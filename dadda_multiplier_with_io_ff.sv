==> flow/design.v <==
interface dadda_if;
  logic  clk;
  logic  reset;
  logic [3:0]  A_in;
  logic [3:0]  B_in;
  logic [7:0]  p_reg_out;
endinterface
module carry_save_adder_8bit(
    input  wire [7:0] A,
    input  wire [7:0] B,
    input  wire [7:0] C,
    output wire [7:0] Sum,
    output wire [7:0] Cout
);
    full_adder fa0 (A[0], B[0], C[0], Sum[0], Cout[0]);
    full_adder fa1 (A[1], B[1], C[1], Sum[1], Cout[1]);
    full_adder fa2 (A[2], B[2], C[2], Sum[2], Cout[2]);
    full_adder fa3 (A[3], B[3], C[3], Sum[3], Cout[3]);
    full_adder fa4 (A[4], B[4], C[4], Sum[4], Cout[4]);
    full_adder fa5 (A[5], B[5], C[5], Sum[5], Cout[5]);
    full_adder fa6 (A[6], B[6], C[6], Sum[6], Cout[6]);
    full_adder fa7 (A[7], B[7], C[7], Sum[7], Cout[7]);
endmodule
module dadda_multiplier_4x4(
    input  wire [3:0] A,
    input  wire [3:0] B,
    output wire [7:0] P
);
    wire [7:0] pp0 = {4'b0,           A & {4{B[0]}}        };  
    wire [7:0] pp1 = {3'b0,           A & {4{B[1]}}, 1'b0};  
    wire [7:0] pp2 = {2'b0,           A & {4{B[2]}}, 2'b0};  
    wire [7:0] pp3 = {1'b0,           A & {4{B[3]}}, 3'b0};  
    wire [7:0] s1, c1;
    carry_save_adder_8bit csa1 (
      .A   (pp0),
      .B   (pp1),
      .C   (pp2),
      .Sum (s1),
      .Cout(c1)
    );
    wire [7:0] c1_sh = c1 << 1;  
    wire [7:0] s2, c2;
    carry_save_adder_8bit csa2 (
      .A   (s1),
      .B   (c1_sh),
      .C   (pp3),
      .Sum (s2),
      .Cout(c2)
    );
    wire [7:0] c2_sh = c2 << 1;
    wire [7:0] final_sum;
    wire       final_cout;
    ripple_carry_adder_8bit rca (
      .A   (s2),
      .B   (c2_sh),
      .Cin (1'b0),
      .Sum (final_sum),
      .Cout(final_cout)
    );
    assign P = final_sum;
endmodule
module dadda_multiplier_with_io_ff (
    input  wire        clk,
    input  wire        reset,
    input  wire [3:0]  A_in,
    input  wire [3:0]  B_in,
  output wire [7:0]  P_reg_out
);
    reg [3:0] A_reg, B_reg;
    always @(posedge clk or posedge reset) begin
        if (reset) begin
            A_reg <= 4'b0;
            B_reg <= 4'b0;
        end else begin
            A_reg <= A_in;
            B_reg <= B_in;
        end
    end
    wire [7:0] P_comb;
    dadda_multiplier_4x4 mult_inst (
        .A(A_reg),
        .B(B_reg),
        .P(P_comb)
    );
    reg [7:0] P_reg;
    always @(posedge clk or posedge reset) begin
        if (reset)
            P_reg <= 8'b0;
        else
            P_reg <= P_comb;
    end
    assign P_reg_out = P_reg;
endmodule
module full_adder(
    input  wire A,
    input  wire B,
    input  wire Cin,
    output wire Sum,
    output wire Cout
);
    assign Sum  = A ^ B ^ Cin;
    assign Cout = (A & B) | (Cin & (A ^ B));
endmodule
module ripple_carry_adder_8bit(
    input  wire [7:0] A,
    input  wire [7:0] B,
    input  wire       Cin,
    output wire [7:0] Sum,
    output wire       Cout
);
    wire [7:0] carry;
    full_adder fa0 (A[0], B[0], Cin,      Sum[0], carry[0]);
    full_adder fa1 (A[1], B[1], carry[0], Sum[1], carry[1]);
    full_adder fa2 (A[2], B[2], carry[1], Sum[2], carry[2]);
    full_adder fa3 (A[3], B[3], carry[2], Sum[3], carry[3]);
    full_adder fa4 (A[4], B[4], carry[3], Sum[4], carry[4]);
    full_adder fa5 (A[5], B[5], carry[4], Sum[5], carry[5]);
    full_adder fa6 (A[6], B[6], carry[5], Sum[6], carry[6]);
    full_adder fa7 (A[7], B[7], carry[6], Sum[7], carry[7]);
    assign Cout = carry[7];
endmodule
# Step by step through the tools: dadda_multiplier_with_io_ff
# The steps from the RTL of dadda_multiplier_with_io_ff to its reports follow in flow order.
# Lines are those of the file above, counted from 1.
# Operators carry their Yosys type and port widths (W data, S select, Z words).
# Library cell names are shortened.
# Not given: -
# inputs
top,dadda_multiplier_with_io_ff
clock,clk
cell_library,sky130hd
pvt_corner,tt_025C_1v80

# Word level
# Counts by Yosys on the flattened word-level netlist (proc, flatten, opt, wreduce; memories kept). Register bits leave out memories and registers merged into their read ports (data or address); mux counts leave out enables and synchronous resets folded into registers. Print and check cells are left out. Cells with the same type and inputs are merged into one.
# op_classes
n_logic,52
# ops
cell,n
$and A1 B1 Y1,20
$xor A1 B1 Y1,20
$and A4 B4 Y4,4
$or A1 B1 Y1,8
# bits
ff_bits,16
in_bits,10
output_inout_bits,8
elab_cells,55

# Depth
# Longest topological path by Yosys (ltp), each cell counted once; first at word level (registers and memories cut), then after technology mapping (sequential cells cut; the memories' decode and read muxes count).
# depth
ltp_word,14
abc_area,0
ltp_mapped,8
ltp_nobuf,8

# Netlist
# The flow's flattened synthesis, as Yosys stat reports it; memories are mapped. The netlist is that of the ABC_AREA named above (0 if unset); the other value can give another one.
# mapped
cell_count,49
yosys_area_um2,711.9
seqArea_um2,400.4
ffs,16
buf_cells,0
# types
type,n,type_area_um2
dfrtp_1,16,400.384
fa_1,8,160.154
and2_1,9,56.304
ha_1,4,50.048
nand2_1,7,26.275
inv_1,5,18.768
# By module: a second synthesis without flattening, with its own total; a netlist apart from the flattened one above.
# hier_totals
cells_unflattened,58
hier_area_um2,988.4
# Rows give one instance, submodules left out.
# modules
mod,n_inst,n_cells,area_um2,seq_area_um2
full_adder,24,1,20.0,0.0
dadda_multiplier_with_io_ff,1,17,404.1,400.4
dadda_multiplier_4x4,1,17,103.8,0.0
carry_save_adder_8bit,2,0,0.0,0.0
ripple_carry_adder_8bit,1,0,0.0,0.0

# Worst setup path after synthesis
# OpenSTA on the mapped netlist: ideal clock, no wires. The path of least setup slack (recovery checks aside). Input and output delay are each 20% of the period. Register names are those of the netlist, which keeps one name where synthesis merged equal registers.
# synth_path
path_type,register to register
from,reg B_reg[0]
to,reg P_reg[6]
tclk_ns,3.25
setup_time_ns,0.136
launch_ns,0.000
arrival_time_ns,2.850
t_required_ns,3.114
setup_slack_ns,0.264
path_delay_ns,2.986
path_stages,9
path_buffers,0
synth_period_reached_ns,2.986
# "path_delay_ns" = arrival - input delay + setup time.
# "path_stages": output pins that drive a net of the path, with the launching flip-flop's if there is one; two outputs of one cell count as two.
# "synth_period_reached_ns" is the clock period less the worst setup slack; recovery checks do not enter. This is arithmetic on one report: input and output delays are still those of the set period (20% each).
# The rows between start and end are the longest chain of elaborated cells between them; the timing report does not say that the signal goes this way. Where chains are equally long, one stands for them.
# A line is the first line of the expression or statement that the cell stems from. Yosys adds cells for indexed reads and writes and turns some case tables into memories.
# synth_via
path_cell_list,dfrtp_1 > nand2_1 > fa_1 > fa_1 > inv_1 > ha_1 > fa_1 > fa_1 > fa_1
elab_chain_len,13
cone_cells,33
cone_classes,logic (33)
# synth_rtl
item,line,text
from (decl),69,"reg [3:0] A_reg, B_reg;"
from (assign),73,B_reg <= 4'b0;
from (assign),76,B_reg <= B_in;
$and A4 B4 Y4,29,"wire [7:0] pp0 = {4'b0,           A & {4{B[0]}}        };"
$xor A1 B1 Y1,102,assign Cout = (A & B) | (Cin & (A ^ B));
$and A1 B1 Y1,102,
$or A1 B1 Y1,102,
$xor A1 B1 Y1,102,
$and A1 B1 Y1,102,
$or A1 B1 Y1,102,
$xor A1 B1 Y1,102,
$and A1 B1 Y1,102,
$or A1 B1 Y1,102,
$and A1 B1 Y1,102,
$or A1 B1 Y1,102,
$xor A1 B1 Y1,101,assign Sum  = A ^ B ^ Cin;
to (assign),88,P_reg <= 8'b0;
to (assign),90,P_reg <= P_comb;
to (decl),85,reg [7:0] P_reg;

# Timing after layout
# From the final timing report of stored run 1: the path of least setup slack in the routed layout; clock arrival at registers is part of the times.
# layout_path
path_type,register to register
from,reg B_reg[2]
to,reg P_reg[6]
tclk_ns,1.9
setup_time_ns,0.11
launch_ns,0.28
arrival_time_ns,3.05
t_required_ns,2.07
setup_slack_ns,-0.98
path_stages,9
path_buffers,0
# The rows between start and end are the longest chain of elaborated cells between them; the timing report does not say that the signal goes this way. Where chains are equally long, one stands for them.
# layout_via
path_cell_list,dfrtp_1 > nand2_2 > fa_1 > fa_1 > inv_2 > ha_4 > fa_2 > fa_2 > fa_1
elab_chain_len,12
cone_cells,36
cone_classes,logic (36)
# layout_rtl
item,line,text
from (decl),69,"reg [3:0] A_reg, B_reg;"
from (assign),73,B_reg <= 4'b0;
from (assign),76,B_reg <= B_in;
$and A4 B4 Y4,31,"wire [7:0] pp2 = {2'b0,           A & {4{B[2]}}, 2'b0};"
$and A1 B1 Y1,102,assign Cout = (A & B) | (Cin & (A ^ B));
$or A1 B1 Y1,102,
$xor A1 B1 Y1,102,
$and A1 B1 Y1,102,
$or A1 B1 Y1,102,
$xor A1 B1 Y1,102,
$and A1 B1 Y1,102,
$or A1 B1 Y1,102,
$and A1 B1 Y1,102,
$or A1 B1 Y1,102,
$xor A1 B1 Y1,101,assign Sum  = A ^ B ^ Cin;
to (assign),88,P_reg <= 8'b0;
to (assign),90,P_reg <= P_comb;
to (decl),85,reg [7:0] P_reg;

# dadda_multiplier_with_io_ff through Yosys and OpenROAD on sky130hd: 2 stored runs, unordered, with their settings and measured results. The constraints put input and output delay at 20% of the set period each and load the outputs with 0.01 pF.
# By "timing.achieved_period_ns" is meant the clock period of the run minus its worst setup slack. This is arithmetic on one report: input and output delays are still those of the set period (20% each).
# "critical_path_time_ns" means the part of the period allowed to the worst setup path (the constraints hold back 20% at inputs and 20% at outputs) less its slack; where the path has registers, the arrival times of their clocks count too.
# "fin_power_mw" rests on the timing tool's default activity at the inputs, not on a simulated workload.
# Settings: - = not set for that run.
name,stored run 1,stored run 2
period_ns,1.9,2.07
CAP_MARGIN,20,20
CORE_MARGIN,2,2
CORE_UTILIZATION,40,36
SLEW_MARGIN,20,5
PLACE_DENSITY_LB_ADDON,-,0.08
CELL_PAD_IN_SITES_GLOBAL_PLACEMENT,-,0
MIN_ROUTING_LAYER,-,met2
MAX_ROUTING_LAYER,-,met4
timing.achieved_period_ns,2.878,2.879
final_stdcell_area_um2,999.7,997.2
setupTns_ns,-2.878,-2.207
fin_power_mw,0.8010,0.7263
die_area_um2,2133.5,2349.3
finish.utilization_pct,58.5,51.9
synth_chip_area_um2,711.9,711.9
critical_path_time_ns,2.88,2.88
critical_path_type,register to register,register to register
final_setup_ws_ns,-0.978,-0.809
